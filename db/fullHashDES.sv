==> flow/design.v <==
    module fullHashDES(
        input clk,
        input M_valid,
        input rst_n,
        input [63 : 0] C_in, 
        input [7 : 0] M,
        output reg hash_ready,
        output reg [31 : 0] digest_out
    );
    localparam h0_value = 4'h4;
    localparam h1_value = 4'hB;
    localparam h2_value = 4'h7;
    localparam h3_value = 4'h1;
    localparam h4_value = 4'hD;
    localparam h5_value = 4'hF;
    localparam h6_value = 4'h0;
    localparam h7_value = 4'h3;
    reg [63 : 0] counter;
    reg [63 : 0] C;
    reg state;
    reg [7 : 0] M_r;
    wire [7 : 0] [3 : 0] H_main_w_o;
    reg [7 : 0] [3 : 0]  H_main;
    reg [31 : 0] digest;
    reg M_valid_r;
    assign compute_state = counter > 0 && state === 1;
    assign init_state = state === 0 && M_valid;
    assign final_state = state === 1 && counter === 0;  
    mainHashIteration main(
        .M(M_r), 
        .h(H_main),
        .h_out(H_main_w_o)
    );
    hashRound_final hashRound_f(
        .C (C), 
        .h(H_main), 
        .digest(digest)
    );
    always @(posedge clk or negedge rst_n) begin
        if (!rst_n) begin  
            hash_ready <= 0;
            state <= 0;
        end else if(init_state) begin  
            counter <= C_in;
            C <= C_in;
            state <= 1;
            hash_ready <= 0;
            M_r <= M;
            M_valid_r <= M_valid;
            H_main[0] <= h0_value;
            H_main[1] <= h1_value;
            H_main[2] <= h2_value;
            H_main[3] <= h3_value;
            H_main[4] <= h4_value;
            H_main[5] <= h5_value;
            H_main[6] <= h6_value;
            H_main[7] <= h7_value;
        end else if(compute_state) begin 
            if(M_valid_r === 1)begin  
                counter <= counter - 1; 
                H_main <= H_main_w_o;
            end
            M_r <= M;  
            M_valid_r <= M_valid;
        end else if(final_state) begin  
            hash_ready <= 1; 
            state <= 0;
            digest_out <= digest;
        end else begin  
            #0;
        end
    end
endmodule
module Sbox (
    input [5 : 0] in,
    output reg [3 : 0] out
);
    reg [1 : 0] row ;
    reg [3 : 0] colum;
    always @(*) begin
        row = {in[5], in[0]};
        colum = in[4 : 1];
        case (colum)
            4'b0000 : case (row)
                        2'b00 :  out = 4'b0010; 
                        2'b01 :  out = 4'b1110;
                        2'b10 :  out = 4'b0100;
                        2'b11 :  out = 4'b1011;
                    endcase
            4'b0001 : case (row)
                        2'b00 :  out = 4'b1100; 
                        2'b01 :  out = 4'b1011;
                        2'b10 :  out = 4'b0010;
                        2'b11 :  out = 4'b1000;
                    endcase
            4'b0010 : case (row)
                        2'b00 :  out = 4'b0100; 
                        2'b01 :  out = 4'b0010;
                        2'b10 :  out = 4'b0001;
                        2'b11 :  out = 4'b1100;
                    endcase
            4'b0011 : case (row)
                        2'b00 :  out = 4'b0001; 
                        2'b01 :  out = 4'b1100;
                        2'b10 :  out = 4'b1011;
                        2'b11 :  out = 4'b0111;
                    endcase
            4'b0100 : case (row)
                        2'b00 :  out = 4'b0111;
                        2'b01 :  out = 4'b0100;
                        2'b10 :  out = 4'b1100;
                        2'b11 :  out = 4'b0001;
                    endcase
            4'b0101 : case (row)
                        2'b00 :  out = 4'b1010; 
                        2'b01 :  out = 4'b0111;
                        2'b10 :  out = 4'b1101;
                        2'b11 :  out = 4'b1110;
                    endcase
            4'b0110 : case (row)
                        2'b00 :  out = 4'b1011;
                        2'b01 :  out = 4'b1101;
                        2'b10 :  out = 4'b0111;
                        2'b11 :  out = 4'b0010;
                    endcase
            4'b0111 : case (row)
                        2'b00 :  out = 4'b0110;
                        2'b01 :  out = 4'b0001;
                        2'b10 :  out = 4'b1000;
                        2'b11 :  out = 4'b1101;
                    endcase
            4'b1000 : case (row)
                        2'b00 :  out = 4'b1000; 
                        2'b01 :  out = 4'b0101;
                        2'b10 :  out = 4'b1111;
                        2'b11 :  out = 4'b0110;
                    endcase
            4'b1001 : case (row)
                        2'b00 :  out = 4'b0101;
                        2'b01 :  out = 4'b0000;
                        2'b10 :  out = 4'b1001;
                        2'b11 :  out = 4'b1111;
                    endcase
            4'b1010 : case (row)
                        2'b00 :  out = 4'b0011;
                        2'b01 :  out = 4'b1111;
                        2'b10 :  out = 4'b1100;
                        2'b11 :  out = 4'b0000;
                    endcase
            4'b1011 : case (row)
                        2'b00 :  out = 4'b1111; 
                        2'b01 :  out = 4'b1100;
                        2'b10 :  out = 4'b0101;
                        2'b11 :  out = 4'b1001;
                    endcase
            4'b1100 :  case (row)
                        2'b00 :  out = 4'b1101;
                        2'b01 :  out = 4'b0011;
                        2'b10 :  out = 4'b0110;
                        2'b11 :  out = 4'b1100;
                    endcase
            4'b1101 :  case (row)
                        2'b00 :  out = 4'b0000; 
                        2'b01 :  out = 4'b1001;
                        2'b10 :  out = 4'b0011;
                        2'b11 :  out = 4'b0100;
                    endcase
            4'b1110 : case (row)
                        2'b00 :  out = 4'b1110; 
                        2'b01 :  out = 4'b1000;
                        2'b10 :  out = 4'b0000;
                        2'b11 :  out = 4'b0101;
                    endcase
            4'b1111 : case (row)
                        2'b00 :  out = 4'b1001;
                        2'b01 :  out = 4'b0110;
                        2'b10 :  out = 4'b1110;
                        2'b11 :  out = 4'b0011;
                    endcase 
        endcase
    end
endmodule
module hashRound (
    input [3 : 0] s_value,  
    input [7 : 0] [3 : 0] h,  
    output reg [7 : 0] [3 : 0]  h_out  
);
reg [3 : 0] tmp; 
    always @(*) begin
        tmp = h[1] ^ s_value;
        h_out[0] = tmp;
        tmp = h[2] ^ s_value;
        h_out[1] = tmp;
        tmp = h[3] ^ s_value;
        h_out[2] = (tmp << 1) | (tmp >> 3);
        tmp = h[4] ^ s_value;
        h_out[3] = (tmp << 1) | (tmp >> 3);
        tmp = h[5] ^ s_value;
        h_out[4] = (tmp << 2) | (tmp >> 2);
        tmp = h[6] ^ s_value;
        h_out[5] = (tmp << 2) | (tmp >> 2);
        tmp = h[7] ^ s_value;
        h_out[6] = (tmp << 3) | (tmp >> 1);
        tmp = h[0] ^ s_value;
        h_out[7] = (tmp << 3) | (tmp >> 1);
    end
endmodule
module hashRound_final (
    input [63 : 0] C,  
    input [7 : 0] [3 : 0] h,  
    output reg [31 : 0] digest  
);
reg [7 : 0] [3 : 0]  s_value;
reg [7 : 0] Ci;
reg [7 : 0] [5 : 0] idx ;
reg [3 : 0] tmp;
reg [7 : 0] [3 : 0] h_out;
Sbox sbox1 (
    .in (idx[0]),
    .out(s_value[0])
);
Sbox sbox2 (
    .in (idx[1]),
    .out(s_value[1])
);
Sbox sbox3 (
    .in (idx[2]),
    .out(s_value[2])
);
Sbox sbox4 (
    .in (idx[3]),
    .out(s_value[3])
);
Sbox sbox5 (
    .in (idx[4]),
    .out(s_value[4])
);
Sbox sbox6 (
    .in (idx[5]),
    .out(s_value[5])
);
Sbox sbox7 (
    .in (idx[6]),
    .out(s_value[6])
);
Sbox sbox8 (
    .in (idx[7]),
    .out(s_value[7])
);
    always @(*) begin
        Ci = C[63 : 56];
        idx[0] = {Ci[7] ^ Ci[1], Ci[3], Ci[2], Ci[5] ^ Ci[0], Ci[4], Ci[6]};
        tmp = h[1] ^ s_value[0];
        h_out[0] = tmp;
        Ci = C[55 : 48];
        idx[1] = {Ci[7] ^ Ci[1], Ci[3], Ci[2], Ci[5] ^ Ci[0], Ci[4], Ci[6]};
        tmp = h[2] ^ s_value[1];
        h_out[1] = tmp;
        Ci = C[47 : 40];
        idx[2] = {Ci[7] ^ Ci[1], Ci[3], Ci[2], Ci[5] ^ Ci[0], Ci[4], Ci[6]};
        tmp = h[3] ^ s_value[2];
        h_out[2] = (tmp << 1) | (tmp >> 3);
        Ci = C[39 : 32];
        idx[3] = {Ci[7] ^ Ci[1], Ci[3], Ci[2], Ci[5] ^ Ci[0], Ci[4], Ci[6]};
        tmp = h[4] ^ s_value[3];
        h_out[3] = (tmp << 1) | (tmp >> 3);
        Ci = C[31 : 24];
        idx[4] = {Ci[7] ^ Ci[1], Ci[3], Ci[2], Ci[5] ^ Ci[0], Ci[4], Ci[6]};
        tmp = h[5] ^ s_value[4];
        h_out[4] = (tmp << 2) | (tmp >> 2);
        Ci = C[23 : 16];
        idx[5] = {Ci[7] ^ Ci[1], Ci[3], Ci[2], Ci[5] ^ Ci[0], Ci[4], Ci[6]};
        tmp = h[6] ^ s_value[5];
        h_out[5] = (tmp << 2) | (tmp >> 2);
        Ci = C[15 : 8];
        idx[6] = {Ci[7] ^ Ci[1], Ci[3], Ci[2], Ci[5] ^ Ci[0], Ci[4], Ci[6]};
        tmp = h[7] ^ s_value[6];
        h_out[6] = (tmp << 3) | (tmp >> 1);
        Ci = C[7 : 0];
        idx[7] = {Ci[7] ^ Ci[1], Ci[3], Ci[2], Ci[5] ^ Ci[0], Ci[4], Ci[6]};     
        tmp = h[0] ^ s_value[7];
        h_out[7] = (tmp << 3) | (tmp >> 1);
        digest = {h_out[0], h_out[1], h_out[2], h_out[3], h_out[4], h_out[5], h_out[6], h_out[7]};
    end
endmodule
module mainHashIteration (
    input [7 : 0] M,
    input [7 : 0] [3 : 0] h,
    output [7 : 0] [3 : 0] h_out
);
reg [3 : 0] s_value;
wire [5 : 0] M6;
assign M6 = {M[3] ^ M[2], M[1], M[0], M[7], M[6], M[5] ^ M[4]};
Sbox sbox(
    .in (M6),
    .out (s_value)
);
wire [7 : 0] [3 : 0] h1_out;
hashRound round1 (
    .s_value(s_value),
    .h(h),
    .h_out(h1_out)
);
wire [7 : 0] [3 : 0] h2_out;
hashRound round2 (
    .s_value(s_value),
    .h(h1_out),
    .h_out(h2_out)
);
wire [7 : 0] [3 : 0] h3_out;
hashRound round3 (
    .s_value(s_value),
    .h(h2_out),
    .h_out(h3_out)
);
hashRound round4 (
    .s_value(s_value),
    .h(h3_out),
    .h_out(h_out)
);
endmodule
# ---- From RTL to reports: fullHashDES
# Tool output for the design above, in the order of the flow.
# Lines are those of the file above, counted from 1.
# Operators carry their Yosys type and port widths (W data, S select, Z words).
# Cell names lack the library's common part.
# A cell with - has no value.
dict set report inputs {
  design {fullHashDES}
  clk_port {clk}
  cell_library {sky130hd}
  corner {tt_025C_1v80}
}

# ---- Elaborated design
# Counts by Yosys on the flattened word-level netlist (proc, flatten, opt, wreduce; memories kept). Register bits leave out memories and registers merged into their read ports (data or address). Print and check cells are left out. Cells with the same type and inputs are merged into one.
dict set report bits {
  register_bits 203
  inputBits 75
}
dict set report classes {
  n_addsub 1
  cmp 1
  eq_ne 167
  muxes 182
  n_logic 90
  n_reduce_logical 29
}
# op n
set op_table {}
lappend op_table {{$pmux W4 S4} 144}
lappend op_table {{$pmux W4 S16} 9}
lappend op_table {{$eq A4 B4 Y1 const B} 72}
lappend op_table {{$mux W64} 3}
lappend op_table {{$xor A4 B4 Y4} 40}
lappend op_table {{$eq A4 B3 Y1 const B} 36}
lappend op_table {{$eq A4 B2 Y1 const B} 18}
lappend op_table {{$sub A64 B1 Y64 const B} 1}
lappend op_table {{$gt A64 B1 Y1 const B} 1}
lappend op_table {{$eqx A64 B1 Y1 const B} 1}
lappend op_table {{$mux W4} 16}
lappend op_table {{$or A4 B1 Y4} 10}
lappend op_table {{$or A4 B2 Y4} 10}
lappend op_table {{$or A4 B3 Y4} 10}
lappend op_table {{$eq A2 B2 Y1 const B} 18}
lappend op_table {{$eq A4 B1 Y1 const B} 9}
lappend op_table {{$logic_not A4 Y1} 9}
lappend op_table {{$xor A1 B1 Y1} 18}
lappend op_table {{$eq A2 B1 Y1 const B} 9}
lappend op_table {{$logic_not A2 Y1} 9}
lappend op_table {{$mux W8} 2}
lappend op_table {{$mux W1} 8}
lappend op_table {{$reduce_and A2 Y1} 3}
lappend op_table {{$reduce_bool A2 Y1} 3}
lappend op_table {{$reduce_and A4 Y1} 1}
lappend op_table {{$eqx A1 B1 Y1 const B} 3}
lappend op_table {{$logic_and A1 B1 Y1} 3}
lappend op_table {{$reduce_and A3 Y1} 1}
# Other operator kinds: 2; their cells: 3.

# ---- Longest topological paths
# Yosys ltp: most cells in a row. Word level: on the elaborated netlist, between registers, memories and ports. Mapped: between sequential cells and ports; inverters and the memories' decode and read muxes count.
dict set report depth {
  ltp_word 14
  ABC_AREA 0
  depth_mapped 11
  ltp_nobuf 10
}

# ---- After synthesis
# Source: synth_stat.txt of the flow (Yosys; design flattened, memories mapped). It holds for the ABC_AREA given above (unset counts as 0); a run with the other value may have another netlist.
dict set report synth_totals {
  stdcells 1750
  mapped_area_um2 15511.1
  seqArea_um2 6085.8
  ffs 203
}
# cell_type n type_area_um2
set types {}
lappend types {edfxtp_1 201 6.04E+03}
lappend types {xnor2_1 108 945.907}
lappend types {ha_1 65 813.28}
lappend types {o21ai_0 150 750.72}
lappend types {nand2_1 190 713.184}
lappend types {nor2_1 164 615.59}
lappend types {a21oi_1 100 500.48}
lappend types {xor2_1 57 499.229}
lappend types {clkbuf_1 111 416.65}
lappend types {nor3_1 58 290.278}
lappend types {nand3_1 48 240.23}
lappend types {mux2i_1 23 230.221}
lappend types {a31oi_1 30 187.68}
lappend types {o22ai_1 29 181.424}
lappend types {inv_1 45 168.912}
lappend types {nand2b_1 26 162.656}
lappend types {a211oi_1 18 135.13}
lappend types {o211ai_1 17 127.622}
# Not listed: further types 66, cells in them 310.
# The figures by module come from a second, unflattened synthesis with its own total; it is not the netlist above.
dict set report unflattened {
  hier_cells 1957
  area_unflattened_um2 18335.1
}
# Each row is one instance without its submodules.
# mod instances n_cells area_um2
set modules {}
lappend modules {fullHashDES 1 602 8420.6}
lappend modules {Sbox 9 129 908.4}
lappend modules {hashRound 4 36 325.3}
lappend modules {hashRound_final 1 48 420.4}
lappend modules {mainHashIteration 1 2 17.5}

# ---- Timing after synthesis
# Path of least setup slack by OpenSTA after synthesis, without wires, with an ideal clock, recovery checks aside; 20% of the period is set as input and as output delay. Where synthesis merged equal registers, the netlist keeps one of their names.
dict set report synth_path {
  kind {input to register}
  start {input port M_valid}
  end {register H_main}
  tclk_ns 10.5
  setup_time_ns 0.551
  launch_ns 2.100
  arrival_time_ns 6.984
  slack_ns 2.965
  path_delay_ns 5.435
  stages 5
  path_buffers 2
  synth_period_reached_ns 7.535
}
# "path_delay_ns" = arrival - input delay + setup time.
# "stages": output pins that drive a net of the path, with the launching flip-flop's if there is one; two outputs of one cell count as two.
# "synth_period_reached_ns" = period - worst setup slack (recovery checks aside). The figure is calculated, with input and output delays left at 20% of the set period.
# Where an end lacks its bit number, it is one bit of the signal, or one of the new flip-flops if synthesis recoded a state register.
# Between the ends stands the longest chain of elaborated cells between them, by number of cells; it is not shown to be the way that was timed. Of several equally long chains one is given.
# A line is the first line of the expression or statement that the cell stems from. Yosys adds cells for indexed reads and writes and turns some case tables into memories.
dict set report synth_via {
  path_cell_list {nor2b_1 > clkbuf_1 > clkbuf_1 > a21oi_1 > nor2_1}
  elab_chain_cells 3
  cells_between 4
  cone_lines 1
}
# element line
set synth_rtl {}
lappend synth_rtl {{start: declaration} 3} ;# input M_valid,
lappend synth_rtl {{$logic_and A1 B1 Y1} 27} ;# assign init_state = state === 0 && M_valid;
lappend synth_rtl {{$reduce_bool A2 Y1} -}
lappend synth_rtl {{$reduce_and A3 Y1} -}
lappend synth_rtl {{end: assignment} 50} ;# H_main[0] <= h0_value;
lappend synth_rtl {{end: assignment} 61} ;# H_main <= H_main_w_o;
lappend synth_rtl {{end: declaration} 23} ;# reg [7 : 0] [3 : 0]  H_main;

# ---- Timing after layout
# Path of least setup slack in the final report of stored run 1 (OpenROAD, finished layout, wires in). Where an end is a register, its clock arrival counts in the times.
dict set report layout_path {
  kind {register to register}
  start {register counter[15]}
  end {register digest_out[9]}
  tclk_ns 8.07
  setup_time_ns 0.33
  launch_ns 0.53
  arrival_time_ns 4.25
  slack_ns 4.02
  stages 8
  path_buffers 1
}
# Between the ends stands the longest chain of elaborated cells between them, by number of cells; it is not shown to be the way that was timed. Of several equally long chains one is given.
dict set report layout_via {
  path_cell_list {edfxtp_1 > nor4_1 > nand4_1 > nor4_1 > nand2_1 > nor3_1 > and2_1 > buf_4}
  elab_chain_cells 4
  cells_between 6
  cone_lines 2
}
# element line
set layout_rtl {}
lappend layout_rtl {{start: declaration} 18} ;# reg [63 : 0] counter;
lappend layout_rtl {{start: assignment} 44} ;# counter <= C_in;
lappend layout_rtl {{start: assignment} 60} ;# counter <= counter - 1;
lappend layout_rtl {{$gt A64 B1 Y1} 26} ;# assign compute_state = counter > 0 && state === 1;
lappend layout_rtl {{$logic_and A1 B1 Y1} 26}
lappend layout_rtl {{$not A1 Y1} -}
lappend layout_rtl {{$reduce_and A4 Y1} -}
lappend layout_rtl {{end: assignment} 68} ;# digest_out <= digest;
lappend layout_rtl {{end: declaration} 8} ;# output reg [31 : 0] digest_out

; Settings and measured results of 2 stored flow runs for module fullHashDES (sky130hd), not sorted in any way. The constraints put input and output delay at 20% of the set period each and load the outputs with 0.01 pF.
; "totalPower_uw" rests on the timing tool's default activity at the inputs, not on a simulated workload.

[stored run 1: settings]
period_ns = 8.07
SETUP_SLACK_MARGIN = 1.73
CAP_MARGIN = 20
CORE_MARGIN = 2
CORE_UTILIZATION = 40
SLEW_MARGIN = 20
[stored run 1: results]
setupTns_ns = 0.000
yosys.chip_area_um2 = 15511.1
totalPower_uw = 2714
fin_ws_ns = 4.016
cell_area_final_um2 = 17673.2
die_area_um2 = 40368.8

[stored run 2: settings]
period_ns = 5.98
CORE_UTILIZATION = 60
SETUP_SLACK_MARGIN = 0.21
PLACE_DENSITY = 0.39
TNS_END_PERCENT = 50
ABC_AREA = 1
CTS_CLUSTER_SIZE = 67
CTS_CLUSTER_DIAMETER = 370
MAX_ROUTING_LAYER = met5
CAP_MARGIN = 20
CORE_MARGIN = 2
SLEW_MARGIN = 20
[stored run 2: results]
setupTns_ns = 0.000
yosys.chip_area_um2 = 16225.6
totalPower_uw = 2962
fin_ws_ns = 2.647
cell_area_final_um2 = 17918.4
die_area_um2 = 28373.7
